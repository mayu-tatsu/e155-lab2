==> flow/design.v <==
module sev_seg_sel(
	input  logic       clk, reset,
	input  logic [3:0] onboard_sw, bboard_sw,
	output logic       seg1en, seg2en,
	output logic [3:0] sw
);
    logic [31:0] counter;
    logic alternate_led;
    always_ff @(posedge clk) begin
        if (~reset) begin
            counter <= 1'b0;
	    alternate_led <= 1'b0;
	end
	else if (counter < 32'd30000) counter <= counter + 1;
	else begin
            counter <= 32'b0;
	    alternate_led <= ~alternate_led;
	end
    end
    always_comb begin
        if (alternate_led) begin
	    seg2en = 1'b0;
       	    seg1en = 1'b1;
	    sw = onboard_sw;
	end else begin
            seg1en = 1'b0;
            seg2en = 1'b1;
            sw = bboard_sw;
        end
    end
endmodule
Tool chain data of sev_seg_sel
The steps from the RTL of sev_seg_sel to its reports follow in flow order.
Line numbers count from 1 in the design file above.
Operators: Yosys type, input widths -> output width; for muxes data width and select width s.
Library cell names are shortened.
{"block": "inputs", "top_module": "sev_seg_sel", "clk_port": "clk", "library": "sky130hd", "pvt_corner": "tt_025C_1v80"}

Word-level counts
Counts by Yosys on the flattened word-level netlist (proc, flatten, opt, wreduce; memories kept). Register bits leave out memories and registers merged into their read ports (data or address); mux counts leave out enables and synchronous resets folded into registers. Print and check cells are left out. Cells with the same type and inputs are merged into one.
{"block": "op_classes", "compare": 1, "add_sub_neg": 1, "n_reduce_logical": 1, "muxes": 3, "logic": 1}
{"block": "op_table", "cell": "$add 32x1->32 const B", "count": 1}
{"block": "op_table", "cell": "$lt 32x15->1 const B", "count": 1}
{"block": "op_table", "cell": "$mux 4", "count": 1}
{"block": "op_table", "cell": "$reduce_and 2->1", "count": 1}
{"block": "op_table", "cell": "$mux 1", "count": 2}
{"block": "op_table", "cell": "$not 1->1", "count": 1}
{"block": "word_totals", "input_bits": 10, "word_cells": 9, "register_bits": 33, "out_inout_bits": 6}

Longest topological paths
Longest topological path by Yosys (ltp), each cell counted once; first at word level (registers and memories cut), then after technology mapping (sequential cells cut; the memories' decode and read muxes count).
{"block": "depth", "ltp_word": 2, "abc_area": 0, "depth_mapped": 6, "depth_no_buf": 5}

Mapped cells and area
Source: synth_stat.txt of the flow (Yosys; design flattened, memories mapped). It holds for the ABC_AREA given above (unset counts as 0); a run with the other value may have another netlist.
The area totals of this step are shown rounded.
{"block": "by_type", "cell": "dfxtp_1", "count": 33, "area_total_um2": 660.634}
{"block": "by_type", "cell": "xnor2_1", "count": 10, "area_total_um2": 87.584}
{"block": "by_type", "cell": "nor2_1", "count": 18, "area_total_um2": 67.565}
{"block": "by_type", "cell": "mux2_2", "count": 4, "area_total_um2": 45.043}
{"block": "by_type", "cell": "nor4_1", "count": 6, "area_total_um2": 37.536}
{"block": "by_type", "cell": "nand4_1", "count": 5, "area_total_um2": 31.28}
{"block": "by_type", "cell": "nand3_1", "count": 6, "area_total_um2": 30.029}
{"block": "by_type", "cell": "buf_6", "count": 2, "area_total_um2": 22.522}
{"block": "by_type", "cell": "nand2_1", "count": 5, "area_total_um2": 18.768}
{"block": "by_type", "cell": "xor2_1", "count": 2, "area_total_um2": 17.517}
{"block": "by_type", "cell": "a311oi_2", "count": 1, "area_total_um2": 15.014}
{"block": "by_type", "cell": "inv_1", "count": 4, "area_total_um2": 15.014}
{"block": "by_type", "cell": "nor3_1", "count": 3, "area_total_um2": 15.014}
{"block": "by_type", "cell": "o2111ai_2", "count": 1, "area_total_um2": 15.014}
{"block": "by_type", "cell": "ha_1", "count": 1, "area_total_um2": 12.512}
{"block": "by_type", "cell": "and4_2", "count": 1, "area_total_um2": 10.01}
{"block": "by_type", "cell": "mux2i_1", "count": 1, "area_total_um2": 10.01}
{"block": "by_type", "cell": "a211o_1", "count": 1, "area_total_um2": 8.758}
Not listed: further types 8, cells in them 8.
{"block": "synth_totals", "flip_flops": 33, "seqArea_um2": 661, "area_um2": 1170, "cells": 112, "buf_cells": 2}

Worst setup path after synthesis
OpenSTA on the mapped netlist: ideal clock, no wires. The path of least setup slack (recovery checks aside). Input and output delay are each 20% of the period. Register names are those of the netlist, which keeps one name where synthesis merged equal registers.
{"block": "synth_path", "kind": "register -> register", "start": "register counter[4]", "end": "register counter[11]", "slack_ns": 0.825, "path_buffers": 2, "setup_time_ns": 0.064, "required_ns": 2.276, "clock_period_ns": 2.34, "launch_ns": 0.000, "delay_ns": 1.515, "stages": 7, "t_arrival_ns": 1.451, "synth_period_reached_ns": 1.515}
"delay_ns" is the arrival time less input delay plus setup time.
"stages" counts driving pins, that of a launching flip-flop among them; a cell with two outputs on the path counts twice.
"synth_period_reached_ns" = period - worst setup slack (recovery checks aside). The figure is calculated, with input and output delays left at 20% of the set period.
Between the ends stands the longest chain of elaborated cells between them, by number of cells; it is not shown to be the way that was timed. Of several equally long chains one is given.
Each line given opens the expression or statement behind the cell; cells for indexed reads and writes are added by Yosys, which also makes memories of some case tables.
At most two assigning lines are given for a register; there are more.
{"block": "synth_between", "path_cell_list": "dfxtp_1 buf_6 a211o_1 a311oi_2 o2111ai_2 buf_6 nor2_1", "elab_chain_len": 2, "cells_between": 3, "cone_lines": 1, "cone_classes": "1 x add/sub; 1 x compare; 1 x reduce/logical"}
{"block": "synth_rtl", "item": "start, declared", "line": 7, "rtl": "logic [31:0] counter;"}
{"block": "synth_rtl", "item": "start, assigned", "line": 11, "rtl": "counter <= 1'b0;"}
{"block": "synth_rtl", "item": "start, assigned", "line": 14, "rtl": "else if (counter < 32'd30000) counter <= counter + 1;"}
{"block": "synth_rtl", "item": "$lt 32x15->1", "line": 14}
{"block": "synth_rtl", "item": "$reduce_and 2->1"}
{"block": "synth_rtl", "item": "end, assigned", "line": 14}
{"block": "synth_rtl", "item": "end, assigned", "line": 16, "rtl": "counter <= 32'b0;"}
{"block": "synth_rtl", "item": "end, declared", "line": 7}

Worst path after layout
From the final timing report of entry A: the path of least setup slack in the routed layout; clock arrival at registers is part of the times.
{"block": "layout_path", "kind": "input -> output", "start": "input onboard_sw[2]", "end": "output sw[2]", "stages": 3, "input_delay_ns": 0.36, "slack_ns": 0.14, "out_delay_ns": 0.36, "clock_period_ns": 1.8, "launch_ns": 0.36, "required_ns": 1.44, "path_buffers": 2, "t_arrival_ns": 1.30}
Between the ends stands the longest chain of elaborated cells between them, by number of cells; it is not shown to be the way that was timed. Of several equally long chains one is given.
{"block": "layout_between", "path_cell_list": "clkdlybuf4s50_1 mux2_2 dlygate4sd2_1", "elab_chain_len": 1, "cells_between": 1, "cone_lines": 1, "cone_classes": "1 x mux"}
{"block": "layout_rtl", "item": "start, declared", "line": 3, "rtl": "input logic [3:0] onboard_sw, bboard_sw,"}
{"block": "layout_rtl", "item": "$mux 4", "line": 21, "rtl": "if (alternate_led) begin"}
{"block": "layout_rtl", "item": "end, declared", "line": 5, "rtl": "output logic [3:0] sw"}

## Implementation results

Flow measurements of sev_seg_sel on sky130hd: 2 stored runs with different settings, listed in no order. Input and output delays are each 20% of the period that was set; the output load is 0.01 pF.
"period_reached_ns" means the clock period less the worst setup slack. The figure is calculated, with input and output delays left at 20% of the set period.
"worst_path_ns" = time allowed to the worst setup path (clock period - input delay - output delay, where it has them) - its slack; a late launch clock adds to it, a late capture clock takes from it.
By "power.total_uw" is meant OpenSTA's value without simulated activity: inputs other than the clock are taken to toggle once in ten clock periods, and the tool carries that through the logic.
The measured numbers are rounded.

{"run": "entry A", "settings": { "period_ns": 1.8, "CORE_UTILIZATION": 20, "CAP_MARGIN": 20, "CORE_MARGIN": 2, "SLEW_MARGIN": 20 }, "results": { "design_die_area_um2": 6470, "synth_chip_area_um2": 1170, "power.total_uw": 1370, "setup_ws_ns": 0.138, "period_reached_ns": 1.662, "stdcell_area_um2": 1570, "timing.hold.ws_ns": 0.464, "util_frac": 0.281, "worst_path_ns": 0.94, "worstPathKind": "input -> output", "tns_setup_ns": 0.000 }}
{"run": "entry B", "settings": { "period_ns": 2.0, "CORE_UTILIZATION": 19, "SETUP_SLACK_MARGIN": 0.43, "PLACE_DENSITY": 0.47, "CORE_ASPECT_RATIO": 0.67, "TNS_END_PERCENT": 25, "GPL_ROUTABILITY_DRIVEN": 1, "SLEW_MARGIN": 25, "MIN_ROUTING_LAYER": "met2", "CAP_MARGIN": 20, "CORE_MARGIN": 2 }, "results": { "design_die_area_um2": 6810, "synth_chip_area_um2": 1170, "power.total_uw": 1240, "setup_ws_ns": 0.405, "period_reached_ns": 1.595, "stdcell_area_um2": 1600, "timing.hold.ws_ns": 0.431, "util_frac": 0.269, "worst_path_ns": 0.80, "worstPathKind": "input -> output", "tns_setup_ns": 0.000 }}
