==> flow/design.v <==
module seven_seg_decoder (
    input  logic [3:0] bin_in,
    output logic [6:0] anode_out
);
    always_comb begin
        case (bin_in)
            4'h0: anode_out = 7'b1000000;  
            4'h1: anode_out = 7'b1111001;  
            4'h2: anode_out = 7'b0100100;  
            4'h3: anode_out = 7'b0110000;  
            4'h4: anode_out = 7'b0011001;  
            4'h5: anode_out = 7'b0010010;  
            4'h6: anode_out = 7'b0000010;  
            4'h7: anode_out = 7'b1111000;  
            4'h8: anode_out = 7'b0000000;  
            4'h9: anode_out = 7'b0010000;  
            default: anode_out = 7'b1111111;  
        endcase
    end
endmodule
module seven_seg_mux (
    input  logic        clk,
    input  logic        rst_n,
    input  logic [3:0]  in_0,
    input  logic [3:0]  in_1,
    output logic [6:0]  anode_out,
    output logic [1:0]  anode_sel
);
    logic [3:0] counter;
    logic [3:0] selected_in;
    always_ff @(posedge clk or negedge rst_n) begin
        if (!rst_n) begin
            counter <= 4'b0000;
        end else begin
            counter <= counter + 1'b1;
        end
    end
    always_comb begin
        if (counter[3] == 1'b0) begin
            selected_in = in_0;
            anode_sel   = 2'b01;  
        end else begin
            selected_in = in_1;
            anode_sel   = 2'b10;  
        end
    end
    seven_seg_decoder decoder_inst (
        .bin_in     (selected_in),
        .anode_out  (anode_out)
    );
endmodule
# From RTL to reports: seven_seg_mux
# Tool output for the design above, in the order of the flow.
# Line numbers count from 1 in the design file above.
# A cell with - has no value.
[inputs]
top_module = "seven_seg_mux"
clock = "clk"
lib = "sky130hd"
lib_corner = "tt_025C_1v80"

# After elaboration
# Source: Yosys, flattened and elaborated, memories not mapped. Widths are those after wreduce; folded enables and synchronous resets count as part of the registers. Registers that Yosys merges into a memory's read port (data or address) are not register bits. Print and check cells do not count. Equal cells are merged and count once.
# Yosys's memory passes give these memory sizes; they may raise the number of words (mostly to a power of two), join words into wider ones and drop unused or constant bits.
[word_totals]
ff_bits = 4
rom_bits = 112
memories = 1
input_bits = 10
wordCells = 5
[mem_list]
columns = ["name", "size", "word_bits", "rd", "write_ports", "line", "rtl"]
rows = [
  ["(no name shown)", 16, 7, 1, 0, 6, "case (bin_in)"],
]
[classes]
n_addsub = 1
muxes = 2
[ops]
columns = ["cell", "count"]
rows = [
  ["adder 4 x 1 -> 4 bit with constant B", 1],
  ["two-way mux 4 bit", 1],
  ["two-way mux 2 bit", 1],
]

# Logic depth
# Depth = most cells in a row (Yosys ltp): at word level without a register or memory, in the mapped netlist without a sequential cell, where the memories' decode and read muxes count.
[logic_depth]
word_depth = 1
ABC_AREA = 0
depth_mapped = 6

# Netlist
# Source: synth_stat.txt of the flow (Yosys; design flattened, memories mapped). It holds for the ABC_AREA given above (unset counts as 0); a run with the other value may have another netlist.
[mapped]
cells = 42
area_um2 = 445.4
seq_area_um2 = 100.1
ff_cells = 4
buf_cells = 2
[types]
columns = ["cell", "count", "area_total_um2"]
rows = [
  ["sky130_fd_sc_hd__dfrtp_1", 4, 100.096],
  ["sky130_fd_sc_hd__ha_1", 6, 75.072],
  ["sky130_fd_sc_hd__mux2i_4", 3, 67.565],
  ["sky130_fd_sc_hd__mux2i_1", 5, 50.048],
  ["sky130_fd_sc_hd__a21oi_1", 5, 25.024],
  ["sky130_fd_sc_hd__inv_1", 5, 18.768],
  ["sky130_fd_sc_hd__mux2_4", 1, 15.014],
  ["sky130_fd_sc_hd__buf_6", 1, 11.261],
  ["sky130_fd_sc_hd__mux2_2", 1, 11.261],
  ["sky130_fd_sc_hd__nor3_2", 1, 10.01],
  ["sky130_fd_sc_hd__a21oi_2", 1, 8.758],
  ["sky130_fd_sc_hd__xnor2_1", 1, 8.758],
  ["sky130_fd_sc_hd__xor2_1", 1, 8.758],
  ["sky130_fd_sc_hd__buf_4", 1, 7.507],
  ["sky130_fd_sc_hd__o22ai_1", 1, 6.256],
  ["sky130_fd_sc_hd__nand3_1", 1, 5.005],
  ["sky130_fd_sc_hd__nor3_1", 1, 5.005],
  ["sky130_fd_sc_hd__inv_2", 1, 3.754],
]
# Not listed: further types 2, cells in them 2.
# The figures by module come from a second, unflattened synthesis with its own total; it is not the netlist above.
[hier_totals]
hier_cells = 49
area_unflattened_um2 = 431.7
# Rows give one instance, submodules left out.
[by_module]
columns = ["mod", "n_inst", "cells", "area_um2", "seq_area_um2"]
rows = [
  ["seven_seg_mux", 1, 16, 221.5, 100.1],
  ["seven_seg_decoder", 1, 33, 210.2, 0.0],
]

# Worst setup path after synthesis
# Path of least setup slack by OpenSTA after synthesis, without wires, with an ideal clock, recovery checks aside; 20% of the period is set as input and as output delay. Where synthesis merged equal registers, the netlist keeps one of their names.
[synth_path]
path_kind = "register to output"
start = "register counter[3]"
end = "output anode_out[3]"
clock_period_ps = 1800
output_delay_ps = 360
t_arrival_ps = 1493
t_required_ps = 1440
path_slack_ps = -53
path_delay_ps = 1493
driving_pins = 7
period_less_setup_slack_ps = 1853
# "path_delay_ps" = arrival - input delay + setup time.
# A path that ends at an output port has no setup time.
# "driving_pins": output pins that drive a net of the path, with the launching flip-flop's if there is one; two outputs of one cell count as two.
# "period_less_setup_slack_ps" is the clock period less the worst setup slack; recovery checks do not enter. This is arithmetic on one report: input and output delays are still those of the set period (20% each).
# The rows between start and end are the longest chain of elaborated cells between them; the timing report does not say that the signal goes this way. Where chains are equally long, one stands for them.
# A line is the first line of the expression or statement that the cell stems from. Yosys adds cells for indexed reads and writes and turns some case tables into memories.
# A memory read counts as a cell of the chain, while the word-level depth stops at memories.
[synth_between]
path_cell_list = "sky130_fd_sc_hd__dfrtp_1 -> sky130_fd_sc_hd__buf_6 -> sky130_fd_sc_hd__mux2i_1 -> sky130_fd_sc_hd__ha_1 -> sky130_fd_sc_hd__inv_1 -> sky130_fd_sc_hd__mux2i_1 -> sky130_fd_sc_hd__a21oi_1"
elab_chain_len = 2
[synth_lines]
columns = ["item", "line", "rtl"]
rows = [
  ["start, declared", 29, "logic [3:0] counter;"],
  ["start, assigned", 33, "counter <= 4'b0000;"],
  ["start, assigned", 35, "counter <= counter + 1'b1;"],
  ["two-way mux 4 bit", 39, "if (counter[3] == 1'b0) begin"],
  ["memory read (16 x 7 bit)", 6, "case (bin_in)"],
  ["end, declared", 26, "output logic [6:0]  anode_out,"],
]

# Timing after layout
# Path of least setup slack in the final report of run 2 (OpenROAD, finished layout, wires in). Where an end is a register, its clock arrival counts in the times.
# The report prints the path's times to 10 ps; the period is as set.
[layout_path]
path_kind = "register to output"
start = "register counter[3]"
end = "output anode_out[4]"
clock_period_ps = 1090
output_delay_ps = 220
t_arrival_ps = 1720
t_required_ps = 870
path_slack_ps = -850
driving_pins = 7
# The rows between start and end are the longest chain of elaborated cells between them; the timing report does not say that the signal goes this way. Where chains are equally long, one stands for them.
# A memory read counts as a cell of the chain, while the word-level depth stops at memories.
[layout_between]
path_cell_list = "sky130_fd_sc_hd__dfrtp_2 -> sky130_fd_sc_hd__mux2i_4 -> sky130_fd_sc_hd__inv_2 -> sky130_fd_sc_hd__ha_4 -> sky130_fd_sc_hd__mux2_4 -> sky130_fd_sc_hd__a21oi_4 -> sky130_fd_sc_hd__buf_6"
elab_chain_len = 2
[layout_lines]
columns = ["item", "line", "rtl"]
rows = [
  ["start, declared", 29, "logic [3:0] counter;"],
  ["start, assigned", 33, "counter <= 4'b0000;"],
  ["start, assigned", 35, "counter <= counter + 1'b1;"],
  ["two-way mux 4 bit", 39, "if (counter[3] == 1'b0) begin"],
  ["memory read (16 x 7 bit)", 6, "case (bin_in)"],
  ["end, declared", 26, "output logic [6:0]  anode_out,"],
]

# 2 stored runs of seven_seg_mux in the flow (synthesis by Yosys, layout by OpenROAD, sky130hd cells), in arbitrary order. Constraints: input delay and output delay 20% of the set period each, output load 0.01 pF.
# "worst_path_time_ps" = time allowed to the worst setup path (clock period - input delay - output delay, where it has them) - its slack; a late launch clock adds to it, a late capture clock takes from it.
# By "power_mw" is meant OpenSTA's value without simulated activity: inputs other than the clock are taken to toggle once in ten clock periods, and the tool carries that through the logic.
# "worst_path_time_ps" is known to 10 ps.

[[run]]
name = "run 1"
[run.settings]
period_ns = 1.39
CORE_UTILIZATION = 69
PLACE_DENSITY_LB_ADDON = 0.21
CELL_PAD_IN_SITES_GLOBAL_PLACEMENT = 3
CTS_CLUSTER_SIZE = 31
CTS_CLUSTER_DIAMETER = 272
CAP_MARGIN = 20
CORE_MARGIN = 2
SLEW_MARGIN = 20
[run.results]
outcome = "no final report: floorplanning broke off with PDN-0185"

[[run]]
name = "run 2"
[run.settings]
period_ns = 1.09
CAP_MARGIN = 20
CORE_MARGIN = 2
CORE_UTILIZATION = 40
SLEW_MARGIN = 20
[run.results]
final_stdcell_area_um2 = 920.9
worst_path_time_ps = 1720
worstPathKind = "register to output"
die_um2 = 1396.5
power_mw = 0.5644
synth_chip_area_um2 = 445.4
worstSetupSlack_ps = -848
util_pct = 86.4
